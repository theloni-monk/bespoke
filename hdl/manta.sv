==> flow/design.v <==
`default_nettype none
`timescale 1ns/1ps
module manta (
    input wire clk,
    input wire rx,
    output reg tx,
    input wire [7:0] byte_out,
    input wire all_out_ready,
    output reg [7:0] byte_in,
    output reg all_in_ready,
    output reg pc_data_put,
    output reg pc_data_req);
    uart_rx #(.CLOCKS_PER_BAUD(33)) urx (
        .clk(clk),
        .rx(rx),
        .data_o(urx_brx_data),
        .valid_o(urx_brx_valid));
    reg [7:0] urx_brx_data;
    reg urx_brx_valid;
    bridge_rx brx (
        .clk(clk),
        .data_i(urx_brx_data),
        .valid_i(urx_brx_valid),
        .addr_o(brx_bespoke_io_core_addr),
        .data_o(brx_bespoke_io_core_data),
        .rw_o(brx_bespoke_io_core_rw),
        .valid_o(brx_bespoke_io_core_valid));
    reg [15:0] brx_bespoke_io_core_addr;
    reg [15:0] brx_bespoke_io_core_data;
    reg brx_bespoke_io_core_rw;
    reg brx_bespoke_io_core_valid;
    bespoke_io_core bespoke_io_core_inst (
        .bus_clk(clk),
        .user_clk(clk),
        .byte_out(byte_out),
        .all_out_ready(all_out_ready),
        .byte_in(byte_in),
        .all_in_ready(all_in_ready),
        .pc_data_put(pc_data_put),
        .pc_data_req(pc_data_req),
        .addr_i(brx_bespoke_io_core_addr),
        .data_i(brx_bespoke_io_core_data),
        .rw_i(brx_bespoke_io_core_rw),
        .valid_i(brx_bespoke_io_core_valid),
        .addr_o(),
        .data_o(bespoke_io_core_btx_data),
        .rw_o(bespoke_io_core_btx_rw),
        .valid_o(bespoke_io_core_btx_valid));
    reg [15:0] bespoke_io_core_btx_data;
    reg bespoke_io_core_btx_rw;
    reg bespoke_io_core_btx_valid;
    bridge_tx btx (
        .clk(clk),
        .data_i(bespoke_io_core_btx_data),
        .rw_i(bespoke_io_core_btx_rw),
        .valid_i(bespoke_io_core_btx_valid),
        .data_o(btx_utx_data),
        .start_o(btx_utx_start),
        .done_i(utx_btx_done));
    reg [7:0] btx_utx_data;
    reg btx_utx_start;
    reg utx_btx_done;
    uart_tx #(.CLOCKS_PER_BAUD(33)) utx (
        .clk(clk),
        .data_i(btx_utx_data),
        .start_i(btx_utx_start),
        .done_o(utx_btx_done),
        .tx(tx));
endmodule
module uart_rx (
    input wire clk,
    input wire rx,
    output reg [7:0] data_o,
    output reg valid_o);
    parameter CLOCKS_PER_BAUD = 0;
    localparam IDLE = 0;
    localparam BIT_ZERO = 1;
    localparam STOP_BIT = 9;
    reg	[3:0] state = IDLE;
    reg	[15:0] baud_counter = 0;
    reg zero_baud_counter;
    assign zero_baud_counter = (baud_counter == 0);
    reg ck_uart = 1;
    reg	q_uart = 1;
    always @(posedge clk)
        { ck_uart, q_uart } <= { q_uart, rx };
    always @(posedge clk)
        if (state == IDLE) begin
            state <= IDLE;
            baud_counter <= 0;
            if (!ck_uart) begin
                state <= BIT_ZERO;
                baud_counter <= CLOCKS_PER_BAUD+CLOCKS_PER_BAUD/2-1'b1;
            end
        end
        else if (zero_baud_counter) begin
            state <= state + 1;
            baud_counter <= CLOCKS_PER_BAUD-1'b1;
            if (state == STOP_BIT) begin
                state <= IDLE;
                baud_counter <= 0;
            end
        end
        else baud_counter <= baud_counter - 1'b1;
    always @(posedge clk)
        if ( (zero_baud_counter) && (state != STOP_BIT) )
            data_o <= {ck_uart, data_o[7:1]};
    initial	valid_o = 1'b0;
    always @(posedge clk)
        valid_o <= ( (zero_baud_counter) && (state == STOP_BIT) );
endmodule
module bridge_rx (
    input wire clk,
    input wire [7:0] data_i,
    input wire valid_i,
    output reg [15:0] addr_o,
    output reg [15:0] data_o,
    output reg rw_o,
    output reg valid_o);
    initial addr_o = 0;
    initial data_o = 0;
    initial rw_o = 0;
    initial valid_o = 0;
    function [3:0] from_ascii_hex;
        input [7:0] c;
        if ((c >= 8'h30) && (c <= 8'h39)) from_ascii_hex = c - 8'h30;
        else if ((c >= 8'h41) && (c <= 8'h46)) from_ascii_hex = c - 8'h41 + 'd10;
        else from_ascii_hex = 0;
    endfunction
    function is_ascii_hex;
        input [7:0] c;
        if ((c >= 8'h30) && (c <= 8'h39)) is_ascii_hex = 1;  
        else if ((c >= 8'h41) && (c <= 8'h46)) is_ascii_hex = 1;  
        else is_ascii_hex = 0;
    endfunction
    reg [7:0] buffer [7:0];  
    localparam IDLE = 0;
    localparam READ = 1;
    localparam WRITE = 2;
    reg [1:0] state = 0;
    reg [3:0] byte_num = 0;
    always @(posedge clk) begin
        addr_o <= 0;
        data_o <= 0;
        rw_o <= 0;
        valid_o <= 0;
        if (state == IDLE) begin
            byte_num <= 0;
            if (valid_i) begin
                if (data_i == "R") state <= READ;
                if (data_i == "W") state <= WRITE;
           end
        end
        else begin
            if (valid_i) begin
                byte_num <= byte_num + 1;
                buffer[byte_num] <= data_i;
                if(state == READ) begin
                    if(byte_num < 4) begin
                        if(!is_ascii_hex(data_i)) state <= IDLE;
                    end
                    else if(byte_num == 4) begin
                        state <= IDLE;
                        if((data_i == 8'h0D) || (data_i == 8'h0A)) begin
                            addr_o <=   (from_ascii_hex(buffer[0]) << 12) |
                                        (from_ascii_hex(buffer[1]) << 8)  |
                                        (from_ascii_hex(buffer[2]) << 4)  |
                                        (from_ascii_hex(buffer[3]));
                            data_o <= 0;
                            rw_o <= 0;
                            valid_o <= 1;
                        end
                    end
                end
                if(state == WRITE) begin
                    if(byte_num < 8) begin
                        if(!is_ascii_hex(data_i)) state <= IDLE;
                    end
                    else if(byte_num == 8) begin
                        state <= IDLE;
                        if((data_i == 8'h0A) || (data_i == 8'h0D)) begin
                            addr_o <=   (from_ascii_hex(buffer[0]) << 12) |
                                        (from_ascii_hex(buffer[1]) << 8)  |
                                        (from_ascii_hex(buffer[2]) << 4)  |
                                        (from_ascii_hex(buffer[3]));
                            data_o <=   (from_ascii_hex(buffer[4]) << 12) |
                                        (from_ascii_hex(buffer[5]) << 8)  |
                                        (from_ascii_hex(buffer[6]) << 4)  |
                                        (from_ascii_hex(buffer[7]));
                            rw_o <= 1;
                            valid_o <= 1;
                        end
                    end
                end
            end
        end
    end
endmodule
module bespoke_io_core (
    input wire bus_clk,
    input wire user_clk,
    input wire [7:0] byte_out,
    input wire all_out_ready,
    output reg [7:0] byte_in,
    output reg all_in_ready,
    output reg pc_data_put,
    output reg pc_data_req,
    input wire [15:0] addr_i,
    input wire [15:0] data_i,
    input wire rw_i,
    input wire valid_i,
    output reg [15:0] addr_o,
    output reg [15:0] data_o,
    output reg rw_o,
    output reg valid_o
    );
    parameter BASE_ADDR = 0;
    reg strobe = 0;
    reg [7:0] byte_out_buf = 0;
    reg all_out_ready_buf = 0;
    reg [7:0] byte_in_buf = 0;
    reg all_in_ready_buf = 0;
    reg pc_data_put_buf = 0;
    reg pc_data_req_buf = 0;
    initial begin
        byte_in = 0;
        all_in_ready = 0;
        pc_data_put = 0;
        pc_data_req = 0;
    end
    always @(posedge user_clk) begin
        if(strobe) begin
            byte_out_buf <= byte_out;
            all_out_ready_buf <= all_out_ready;
            byte_in <= byte_in_buf;
            all_in_ready <= all_in_ready_buf;
            pc_data_put <= pc_data_put_buf;
            pc_data_req <= pc_data_req_buf;
        end
    end
    always @(posedge bus_clk) begin
        addr_o <= addr_i;
        data_o <= data_i;
        rw_o <= rw_i;
        valid_o <= valid_i;
        if( (valid_i) && (addr_i >= BASE_ADDR) && (addr_i <= BASE_ADDR + 6)) begin
            if(!rw_i) begin
                case (addr_i)
                    BASE_ADDR + 0: data_o <= strobe;
                    BASE_ADDR + 1: data_o <= byte_out_buf;
                    BASE_ADDR + 2: data_o <= all_out_ready_buf;
                    BASE_ADDR + 3: data_o <= byte_in_buf;
                    BASE_ADDR + 4: data_o <= all_in_ready_buf;
                    BASE_ADDR + 5: data_o <= pc_data_put_buf;
                    BASE_ADDR + 6: data_o <= pc_data_req_buf;
                endcase
            end
            else begin
                case (addr_i)
                    BASE_ADDR + 0: strobe <= data_i;
                    BASE_ADDR + 3: byte_in_buf <= data_i;
                    BASE_ADDR + 4: all_in_ready_buf <= data_i;
                    BASE_ADDR + 5: pc_data_put_buf <= data_i;
                    BASE_ADDR + 6: pc_data_req_buf <= data_i;
                endcase
            end
        end
    end
endmodule
module bridge_tx (
    input wire clk,
    input wire [15:0] data_i,
    input wire rw_i,
    input wire valid_i,
    output reg [7:0] data_o,
    output reg start_o,
    input wire done_i);
    function [7:0] to_ascii_hex;
        input [3:0] n;
        to_ascii_hex = (n < 10) ? (n + 8'h30) : (n + 8'h41 - 'd10);
    endfunction
    localparam PREAMBLE = "D";
    localparam CR = 8'h0D;
    localparam LF = 8'h0A;
    reg busy = 0;
    reg [15:0] buffer = 0;
    reg [3:0] count = 0;
    assign start_o = busy;
    always @(posedge clk) begin
        if (!busy) begin
            if (valid_i && !rw_i) begin
                busy <= 1;
                buffer <= data_i;
            end
        end
        if (busy) begin
            if(done_i) begin
                count <= count + 1;
                if (count > 5) begin
                    count <= 0;
                    if (valid_i && !rw_i) buffer <= data_i;
                    else busy <= 0;
                end
            end
        end
    end
    always @(*) begin
        case (count)
            0: data_o = PREAMBLE;
            1: data_o = to_ascii_hex(buffer[15:12]);
            2: data_o = to_ascii_hex(buffer[11:8]);
            3: data_o = to_ascii_hex(buffer[7:4]);
            4: data_o = to_ascii_hex(buffer[3:0]);
            5: data_o = CR;
            6: data_o = LF;
            default: data_o = 0;
        endcase
    end
endmodule
module uart_tx (
	input wire clk,
	input wire [7:0] data_i,
	input wire start_i,
	output reg done_o,
	output reg tx);
	parameter CLOCKS_PER_BAUD = 0;
	reg [$clog2(CLOCKS_PER_BAUD)-1:0] baud_counter = 0;
	reg [8:0] buffer = 0;
	reg [3:0] bit_index = 0;
	initial done_o = 1;
	initial tx = 1;
	always @(posedge clk) begin
		if (start_i && done_o) begin
			baud_counter <= CLOCKS_PER_BAUD - 1;
			buffer <= {1'b1, data_i};
			bit_index <= 0;
			done_o <= 0;
			tx <= 0;
		end
		else if (!done_o) begin
			baud_counter <= baud_counter - 1;
			done_o <= (baud_counter == 1) && (bit_index == 9);
			if (baud_counter == 0) begin
				baud_counter <= CLOCKS_PER_BAUD - 1;
				if (bit_index < 9) begin
					tx <= buffer[bit_index];
					bit_index <= bit_index + 1;
				end
				else begin
					if(start_i) begin
						buffer <= {1'b1, data_i};
						bit_index <= 0;
						tx <= 0;
					end
					else done_o <= 1;
				end
			end
		end
	end
endmodule
`default_nettype wire
Tool chain data of manta
The steps from the RTL of manta to its reports follow in flow order.
Lines are those of the file above, counted from 1.
Operators carry their Yosys type and port widths (W data, S select, Z words).
Cell names lack the library's common part.
Not given: --
- top: manta
- clock: clk
- library: sky130hd
- library corner: tt_025C_1v80

Word level
Source: Yosys, flattened and elaborated, memories not mapped. Widths are those after wreduce. Registers that Yosys merges into a memory's read port (data or address) are not register bits. Print and check cells do not count. Equal cells are merged and count once.
Yosys's memory passes give these memory sizes; they may raise the number of words (mostly to a power of two), join words into wider ones and drop unused or constant bits.
- noted bits in registers: 163
- RAM bits at 64
- memories kept: 1
- bits of input ports: 11
- noted output and inout port bits: 12
- noted elaborated cells: 388
- memories (name ; depth ; width ; RTL line ; source):
    brx.buffer ; 8 ; 8 ; 136 ; reg [7:0] buffer [7:0];
- noted add/subtract/negate cells: 42
- magnitude comparators at 46
- equality and inequality tests at 27
- shifts and indexed selects: 1
- noted muxes and demuxes: 171
- bitwise operators: 15
- reduce/logical cells: 50
- operators by type and width (kind ; count):
    $mux W4 ; 89
    $mux W16 ; 18
    $pmux W16 S7 ; 1
    $mux W8 ; 11
    $ge A8 B6 Y1 const B ; 9
    $le A8 B6 Y1 const B ; 9
    $ge A8 B7 Y1 const B ; 9
    $le A8 B7 Y1 const B ; 9
    $sub A4 B1 Y4 const B ; 16
    $pmux W8 S7 ; 1
    $or A16 B12 Y16 ; 3
    $eq A16 B3 Y1 const B ; 3
    $or A16 B4 Y16 ; 3
    $or A16 B8 Y16 ; 3
    $mux W1 ; 33
    $eq A16 B2 Y1 const B ; 2
    $logic_not A16 Y1 ; 2
    $add A4 B4 Y4 const B ; 8
    $add A4 B7 Y8 const B ; 4
    $sub A8 B4 Y8 const B ; 4
    $add A4 B6 Y7 const B ; 4
    $mux W2 ; 13
    $logic_and A1 B1 Y1 ; 25
    $lt A4 B4 Y1 const B ; 6
    $reduce_and A3 Y1 ; 6
    $mux W6 ; 3
    $sub A16 B1 Y16 const B ; 1
    $ge A16 B1 Y1 const B ; 1
Other operator kinds: 33; their cells: 56.

Longest topological paths
Depth = most cells in a row (Yosys ltp): at word level without a register or memory, in the mapped netlist without a sequential cell, where the memories' decode and read muxes count.
- noted word-level depth: 21
- noted ABC_AREA: 0
- depth in mapped cells: 8
- mapped depth without buffers: 7

Mapped cells and area
Source: synth_stat.txt of the flow (Yosys; design flattened, memories mapped). It holds for the ABC_AREA given above (unset counts as 0); a run with the other value may have another netlist.
Totals and module areas in this step are rounded.
- cell types (type ; count ; area in all (um2)):
    edfxtp_1 ; 121 ; 3.63E+03
    dfxtp_1 ; 105 ; 2.1E+03
    ha_1 ; 46 ; 575.552
    nor2_1 ; 92 ; 345.331
    xnor2_1 ; 26 ; 227.718
    nand2_1 ; 56 ; 210.202
    mux2i_1 ; 20 ; 200.192
    inv_1 ; 48 ; 180.173
    o21ai_0 ; 36 ; 180.173
    a2111oi_4 ; 5 ; 137.632
    nand3_1 ; 24 ; 120.115
    mux2_1 ; 10 ; 112.608
    mux2_2 ; 9 ; 101.347
    a21oi_1 ; 20 ; 100.096
    nand2b_1 ; 16 ; 100.096
    nor2b_1 ; 15 ; 93.84
    a31oi_1 ; 13 ; 81.328
    and2_1 ; 13 ; 81.328
Not listed: further types 52, cells in them 167.
- standard cells after synthesis: 842
- noted chip area (Yosys): 9800 um2
- area of sequential cells: 5700 um2
- mapped flip-flops: 226
- noted buffer cells: 15
The figures by module come from a second, unflattened synthesis with its own total; it is not the netlist above.
- cells (unflattened synthesis) at 848
- area total of the unflattened synthesis: 10000 um2
Rows give one instance, submodules left out.
- by module (module ; times used ; cells ; area (um2) ; seq. area (um2)):
    bridge_rx ; 1 ; 361 ; 4600 ; 2700
    bespoke_io_core ; 1 ; 127 ; 2100 ; 1600
    bridge_tx ; 1 ; 151 ; 1400 ; 460
    uart_rx (CLOCKS_PER_BAUD=33) ; 1 ; 109 ; 1300 ; 740
    uart_tx (CLOCKS_PER_BAUD=33) ; 1 ; 100 ; 1000 ; 500
    manta ; 1 ; 0 ; 0.0 ; 0.0

Worst setup path after synthesis
Path of least setup slack by OpenSTA after synthesis, without wires, with an ideal clock, recovery checks aside; 20% of the period is set as input and as output delay. Where synthesis merged equal registers, the netlist keeps one of their names.
- path type: register to register
- from: register btx.count[0]
- to: register btx.buffer[10]
- period: 3090 ps
- setup time: 123 ps
- launch time at the first pin at 0 ps
- arrival time at 1940 ps
- noted data required time: 2967 ps
- path slack: 1027 ps
- noted delay of the path: 2063 ps
- noted driving pins on the path: 8
- path buffers at 1
- period reached after synthesis: 2063 ps
"delay of the path" = arrival - input delay + setup time.
"driving pins on the path": output pins that drive a net of the path, with the launching flip-flop's if there is one; two outputs of one cell count as two.
"period reached after synthesis" is the clock period less the worst setup slack; recovery checks do not enter. This is arithmetic on one report: input and output delays are still those of the set period (20% each).
Between the ends stands the longest chain of elaborated cells between them, by number of cells; it is not shown to be the way that was timed. Of several equally long chains one is given.
Each line given opens the expression or statement behind the cell; cells for indexed reads and writes are added by Yosys, which also makes memories of some case tables.
- cell sequence: edfxtp_1 ha_1 nor2_1 a21oi_1 o21ai_1 nor3b_4 buf_4 mux2_1
- noted cells in the longest elaborated chain: 4
- elaborated cells on any way between the ends: 4
- source lines of those cells at 3
- those cells by class: compare: 1; mux: 3
- ends and longest elaborated chain, after synthesis (element ; RTL line ; source):
    from (decl) ; 287 ; reg [3:0] count = 0;
    from (assign) ; 298 ; count <= count + 1;
    from (assign) ; 300 ; count <= 0;
    $gt A4 B3 Y1 ; 299 ; if (count > 5) begin
    $mux W16 ; 299 ;
    $mux W16 ; 297 ; if(done_i) begin
    $mux W16 ; 296 ; if (busy) begin
    to (assign) ; 293 ; buffer <= data_i;
    to (assign) ; 301 ; if (valid_i && !rw_i) buffer <= data_i;
    to (decl) ; 286 ; reg [15:0] buffer = 0;

Worst path after layout
Path of least setup slack in the final report of run A (OpenROAD, finished layout, wires in). Where an end is a register, its clock arrival counts in the times.
The report prints the path's times to 10 ps; the period is as set.
- path type: register to register
- from: register btx.count[0]
- to: register btx.buffer[15]
- period: 2240 ps
- setup time: 110 ps
- launch time at the first pin at 520 ps
- arrival time at 2410 ps
- noted data required time: 2650 ps
- path slack: 250 ps
- noted driving pins on the path: 9
- path buffers at 1
Between the ends stands the longest chain of elaborated cells between them, by number of cells; it is not shown to be the way that was timed. Of several equally long chains one is given.
- cell sequence: edfxtp_1 inv_1 ha_1 nor2_1 a21oi_1 o21ai_1 nor3b_4 buf_4 mux2_2
- noted cells in the longest elaborated chain: 4
- elaborated cells on any way between the ends: 4
- source lines of those cells at 3
- those cells by class: compare: 1; mux: 3
- ends and longest elaborated chain, after layout (element ; RTL line ; source):
    from (decl) ; 287 ; reg [3:0] count = 0;
    from (assign) ; 298 ; count <= count + 1;
    from (assign) ; 300 ; count <= 0;
    $gt A4 B3 Y1 ; 299 ; if (count > 5) begin
    $mux W16 ; 299 ;
    $mux W16 ; 297 ; if(done_i) begin
    $mux W16 ; 296 ; if (busy) begin
    to (assign) ; 293 ; buffer <= data_i;
    to (assign) ; 301 ; if (valid_i && !rw_i) buffer <= data_i;
    to (decl) ; 286 ; reg [15:0] buffer = 0;

Hand-over note for manta

Module manta, platform sky130hd: 2 stored runs of the flow (Yosys, OpenROAD) with differing settings, in no particular order. Input and output delays are each 20% of the period that was set; the output load is 0.01 pF.
By "total power after layout" is meant OpenSTA's value without simulated activity: inputs other than the clock are taken to toggle once in ten clock periods, and the tool carries that through the logic.
Measured values are rounded.

Run A

==> flow/run.sh <==
#!/bin/bash
# the make line also repeats the synthesis and layout settings of config.mk as NAME=value (left out here)
make -C /OpenROAD-flow-scripts/flow DESIGN_CONFIG=/design/flow/config.mk WORK_HOME=/design/flow/orfs CLKGATE_MAP_FILE= finish
==> flow/config.mk <==
export PLATFORM = sky130hd
export DESIGN_NAME = manta
export DESIGN_NICKNAME = manta
export VERILOG_FILES = /design/flow/design.v
export SDC_FILE = /design/flow/constraint.sdc
export NUM_CORES = 4
export LEC_CHECK = 0
export ABC_AREA = 0
export CAP_MARGIN = 20
export CELL_PAD_IN_SITES_GLOBAL_PLACEMENT = 0
export CORE_MARGIN = 2
export CORE_UTILIZATION = 34
export CTS_CLUSTER_DIAMETER = 386
export PLACE_DENSITY_LB_ADDON = 0.14
export SETUP_SLACK_MARGIN = 0.06
export SLEW_MARGIN = 0
==> flow/constraint.sdc <==
create_clock -name core_clock -period 2.24 [get_ports {clk}]
set_input_delay 0.4480 -clock core_clock [delete_from_list [all_inputs] [get_ports {clk}]]
set_output_delay 0.4480 -clock core_clock [all_outputs]
set_load 0.01 [all_outputs]

Measured in run A:
- setup slack of the worst path at 250 ps
- chip area in the Yosys report: 9800 um2
- total power after layout: 0.0085 W
- noted the total negative slack on setup checks: 0 ps
- total die area: 30000 um2
- standard-cell area after layout at 12000 um2

Run B

==> flow/run.sh <==
#!/bin/bash
# the make line also repeats the synthesis and layout settings of config.mk as NAME=value (left out here)
make -C /OpenROAD-flow-scripts/flow DESIGN_CONFIG=/design/flow/config.mk WORK_HOME=/design/flow/orfs CLKGATE_MAP_FILE= finish
==> flow/config.mk <==
export PLATFORM = sky130hd
export DESIGN_NAME = manta
export DESIGN_NICKNAME = manta
export VERILOG_FILES = /design/flow/design.v
export SDC_FILE = /design/flow/constraint.sdc
export NUM_CORES = 4
export LEC_CHECK = 0
export CAP_MARGIN = 20
export CELL_PAD_IN_SITES_DETAIL_PLACEMENT = 0
export CORE_ASPECT_RATIO = 0.56
export CORE_MARGIN = 2
export CORE_UTILIZATION = 47
export CTS_CLUSTER_DIAMETER = 383
export PLACE_DENSITY = 0.43
export SETUP_SLACK_MARGIN = 0.23
export SLEW_MARGIN = 20
export TNS_END_PERCENT = 75
==> flow/constraint.sdc <==
create_clock -name core_clock -period 1.66 [get_ports {clk}]
set_input_delay 0.3320 -clock core_clock [delete_from_list [all_inputs] [get_ports {clk}]]
set_output_delay 0.3320 -clock core_clock [all_outputs]
set_load 0.01 [all_outputs]

Measured in run B:
- setup slack of the worst path at -300 ps
- total power after layout: 0.011 W
- total die area: 22000 um2
- noted the total negative slack on setup checks: -8600 ps
- chip area in the Yosys report: 9800 um2
- standard-cell area after layout at 14000 um2

End of note.
