==> flow/design.v <==
`timescale 1ns / 1ps
`default_nettype none  
module spi_rx
       #(  parameter DATA_WIDTH = 8
        )
        ( input wire clk_in,
          input wire rst_in,
          input wire data_in,
          input wire data_clk_in,
          input wire sel_in,
          output logic [DATA_WIDTH-1:0] data_out,
          output logic new_data_out
        );
    parameter NUM_OUT_BITS = $clog2(DATA_WIDTH)-1;
    logic[DATA_WIDTH-1:0] buffer;
    logic[NUM_OUT_BITS:0] idx;
    logic prev_data_clk;
    logic write_flag;
    always_ff @(posedge clk_in)begin
        if(rst_in) begin
            idx <= DATA_WIDTH-1;
            write_flag <= 0;
            buffer <= 0;
            prev_data_clk <= data_clk_in;
        end
        else begin
            if(write_flag) write_flag <= 0;
            if(data_clk_in & (~prev_data_clk) & (~sel_in)) begin  
                if(idx == 0) begin
                    write_flag <= 1;
                    idx <= DATA_WIDTH - 1;
                    buffer[idx] = data_in;
                    data_out <= buffer;
                end else begin
                    buffer[idx] = data_in;
                    idx <= idx-1;
                end
            end
        end
        prev_data_clk <= data_clk_in;
    end
    assign new_data_out = write_flag;
endmodule
`default_nettype wire  
[From RTL to reports: spi_rx]
Tool output for the design above, in the order of the flow.
Line numbers count from 1 in the design file above.
Library cell names are shortened.
A cell with - has no value.
Set-up
  design top: spi_rx
  clock port: clk_in
  standard-cell library: sky130hd
  library corner: tt_025C_1v80

[After elaboration]
Yosys after proc, flatten, opt, wreduce and memory -nomap, before mapping. Enables and synchronous resets that opt folds into registers are not counted as muxes. Memory bits, and registers merged into a memory's read port (data or address), are not among the register bits. Print and check cells are not counted. Equal cells are merged and count once.
Operators by class
  add/sub/neg operators: 2
  shift operators: 2
  mux-type cells: 2
  bitwise logic cells: 9
  reduce/logical cells: 3
Operators with widths (count)
  variable shift 1 x 4 -> 8 bit: 1
  variable shift 1 x 4 -> 8 bit with constant A: 1
  AND 8 bit: 1
  bitwise OR 8 bit: 1
  NOT 8 bit: 1
  NOT 1 bit: 4
  negator 3 -> 4 bit: 1
  subtractor 3 x 1 -> 3 bit with constant B: 1
  zero test 3 bit: 1
  AND reduction 3 bit: 1
  two-way mux 3 bit: 1
  AND 1 bit: 2
  OR reduction 2 bit: 1
  two-way mux 1 bit: 1
Storage and ports
  register bits: 21
  input port bits: 5
  output and inout port bits: 9
  word-level cells: 23

[Depth]
Yosys ltp: most cells in a row. Word level: on the elaborated netlist, between registers, memories and ports. Mapped: between sequential cells and ports; inverters and the memories' decode and read muxes count.
Depth
  depth in word-level cells: 5
  ABC_AREA: 0
  gate-level depth with buffers: 7
  gate-level depth less buffers: 6

[Synthesis result]
Source: synth_stat.txt of the flow (Yosys; design flattened, memories mapped). It holds for the ABC_AREA given above (unset counts as 0); a run with the other value may have another netlist.
Cells by type
  dfxtp_1: count 13, area in all 260.25 µm²
  edfxtp_1: count 8, area in all 240.23 µm²
  ha_1: count 4, area in all 50.048 µm²
  mux2i_1: count 5, area in all 50.048 µm²
  nand2b_1: count 7, area in all 43.792 µm²
  mux2_2: count 3, area in all 33.782 µm²
  inv_1: count 7, area in all 26.275 µm²
  nor2_1: count 7, area in all 26.275 µm²
  nor3b_1: count 3, area in all 22.522 µm²
  a311oi_1: count 2, area in all 17.517 µm²
  buf_2: count 3, area in all 15.014 µm²
  nand2_1: count 4, area in all 15.014 µm²
  o21a_1: count 2, area in all 15.014 µm²
  o21bai_1: count 2, area in all 15.014 µm²
  nand4_1: count 2, area in all 12.512 µm²
  nor3b_2: count 1, area in all 12.512 µm²
  nor4_2: count 1, area in all 12.512 µm²
  or2_2: count 2, area in all 12.512 µm²
Not listed: further types 15, cells in them 19.
Synthesis totals
  mapped cells: 95
  synthesis area: 1014.7 µm²
  sequential area: 500.5 µm²
  mapped flip-flops: 21

[Worst setup path after synthesis]
OpenSTA on the mapped netlist: ideal clock, no wires. The path of least setup slack (recovery checks aside). Input and output delay are each 20% of the period. Register names are those of the netlist, which keeps one name where synthesis merged equal registers.
Timing after synthesis
  kind: register to register
  start: register idx[0]
  end: register data_out[0]
  clock period: 1.86 ns
  setup time: 0.262 ns
  arrival: 1.707 ns
  required time: 1.598 ns
  slack: -0.109 ns
  path delay: 1.969 ns
  driving pins on the path: 6
  buffers on the path: 0
  period reached after synthesis: 1.969 ns
"path delay" = arrival - input delay + setup time.
"driving pins on the path": output pins that drive a net of the path, with the launching flip-flop's if there is one; two outputs of one cell count as two.
"period reached after synthesis" is the clock period less the worst setup slack; recovery checks do not enter. This is arithmetic on one report: input and output delays are still those of the set period (20% each).
Between the ends stands the longest chain of elaborated cells between them, by number of cells; it is not shown to be the way that was timed. Of several equally long chains one is given.
Each line given opens the expression or statement behind the cell; cells for indexed reads and writes are added by Yosys, which also makes memories of some case tables.
A register here has more assigning lines than the two given.
The path ends at the data pin of a flip-flop with enable; ways to the enable are not counted.
On the way, after synthesis
  path through: dfxtp_1 -> inv_1 -> ha_1 -> or4_4 -> nor2_1 -> mux2_1
  cells in the longest elaborated chain: 5
Ends and longest elaborated chain, after synthesis
  from (decl): line 16  | logic[NUM_OUT_BITS:0] idx;
  from (assign): line 21  | idx <= DATA_WIDTH-1;
  from (assign): line 31  | idx <= DATA_WIDTH - 1;
  negator 3 -> 4 bit: line 32  | buffer[idx] = data_in;
  variable shift 1 x 4 -> 8 bit: line 32
  NOT 8 bit: line 32
  AND 8 bit: line 32
  bitwise OR 8 bit: line 32
  to (assign): line 33  | data_out <= buffer;
  to (decl): line 11  | output logic [DATA_WIDTH-1:0] data_out,

[Timing after layout]
Path of least setup slack in the final report of job 1 (OpenROAD, finished layout, wires in). Where an end is a register, its clock arrival counts in the times.
Timing after layout
  kind: register to register
  start: register idx[0]
  end: register data_out[0]
  clock period: 1.37 ns
  setup time: 0.24 ns
  arrival: 1.78 ns
  required time: 1.39 ns
  slack: -0.38 ns
  driving pins on the path: 6
  buffers on the path: 0
Between the ends stands the longest chain of elaborated cells between them, by number of cells; it is not shown to be the way that was timed. Of several equally long chains one is given.
A register here has more assigning lines than the two given.
The path ends at the data pin of a flip-flop with enable; ways to the enable are not counted.
On the way, after layout
  path through: dfxtp_4 -> inv_4 -> ha_4 -> or4_4 -> nor2_4 -> mux2_4
  cells in the longest elaborated chain: 5
Ends and longest elaborated chain, after layout
  from (decl): line 16  | logic[NUM_OUT_BITS:0] idx;
  from (assign): line 21  | idx <= DATA_WIDTH-1;
  from (assign): line 31  | idx <= DATA_WIDTH - 1;
  negator 3 -> 4 bit: line 32  | buffer[idx] = data_in;
  variable shift 1 x 4 -> 8 bit: line 32
  NOT 8 bit: line 32
  AND 8 bit: line 32
  bitwise OR 8 bit: line 32
  to (assign): line 33  | data_out <= buffer;
  to (decl): line 11  | output logic [DATA_WIDTH-1:0] data_out,

Appendix: measured runs

Top module spi_rx; platform sky130hd; tools Yosys and OpenROAD; 2 stored runs in no particular order. Input and output delays are each 20% of the period that was set; the output load is 0.01 pF.
"achieved clock period (ns)": clock period set for the run, less the worst setup slack. It is reckoned from that one timing run; input and output delays stay at 20% of the period that was set.
"worst setup path time (ns)": the worst setup path's part of the clock period (all of it between registers, 20% less for each end at a port) less its slack. A launch clock that arrives late makes it longer, a capture clock that arrives late makes it shorter.
"finish__power__total" is the tool's figure for a default switching activity; nothing was simulated.

Flow files of job 1
==> flow/run.sh <==
#!/bin/bash
# the make line also repeats the synthesis and layout settings of config.mk as NAME=value (left out here)
make -C /OpenROAD-flow-scripts/flow DESIGN_CONFIG=/design/flow/config.mk WORK_HOME=/design/flow/orfs CLKGATE_MAP_FILE= finish
==> flow/config.mk <==
export PLATFORM = sky130hd
export DESIGN_NAME = spi_rx
export DESIGN_NICKNAME = spi_rx
export VERILOG_FILES = /design/flow/design.v
export SDC_FILE = /design/flow/constraint.sdc
export NUM_CORES = 4
export LEC_CHECK = 0
export ABC_AREA = 0
export CAP_MARGIN = 20
export CELL_PAD_IN_SITES_DETAIL_PLACEMENT = 2
export CORE_ASPECT_RATIO = 1.31
export CORE_MARGIN = 2
export CORE_UTILIZATION = 29
export CTS_CLUSTER_DIAMETER = 245
export MIN_ROUTING_LAYER = met2
export PLACE_DENSITY_LB_ADDON = 0.22
export SLEW_MARGIN = 20
==> flow/constraint.sdc <==
create_clock -name core_clock -period 1.37 [get_ports {clk_in}]
set_input_delay 0.2740 -clock core_clock [delete_from_list [all_inputs] [get_ports {clk_in}]]
set_output_delay 0.2740 -clock core_clock [all_outputs]
set_load 0.01 [all_outputs]

report of job 1
yosys chip area after synthesis (um^2): 1014.7
finish__design__die__area: 3992.3
finish__design__instance__area__stdcell: 1627.8
finish__design__instance__utilization: 0.4884
finish__timing__setup__ws: -0.384
finish__timing__setup__tns: -3.973
finish__timing__hold__ws: 0.262
finish__power__total: 1.240e-03
achieved clock period (ns): 1.754
worst setup path time (ns): 1.75
worst setup path kind: register to register

Flow files of job 2
==> flow/run.sh <==
#!/bin/bash
# the make line also repeats the synthesis and layout settings of config.mk as NAME=value (left out here)
make -C /OpenROAD-flow-scripts/flow DESIGN_CONFIG=/design/flow/config.mk WORK_HOME=/design/flow/orfs CLKGATE_MAP_FILE= finish
==> flow/config.mk <==
export PLATFORM = sky130hd
export DESIGN_NAME = spi_rx
export DESIGN_NICKNAME = spi_rx
export VERILOG_FILES = /design/flow/design.v
export SDC_FILE = /design/flow/constraint.sdc
export NUM_CORES = 4
export LEC_CHECK = 0
export ABC_AREA = 0
export CAP_MARGIN = 20
export CELL_PAD_IN_SITES_GLOBAL_PLACEMENT = 2
export CORE_MARGIN = 2
export CORE_UTILIZATION = 71
export MAX_ROUTING_LAYER = met5
export MIN_ROUTING_LAYER = met1
export PLACE_DENSITY = 0.92
export SETUP_SLACK_MARGIN = 0.67
export SLEW_MARGIN = 20
==> flow/constraint.sdc <==
create_clock -name core_clock -period 2.69 [get_ports {clk_in}]
set_input_delay 0.5380 -clock core_clock [delete_from_list [all_inputs] [get_ports {clk_in}]]
set_output_delay 0.5380 -clock core_clock [all_outputs]
set_load 0.01 [all_outputs]

report of job 2: did not finish, place, GPL-0301
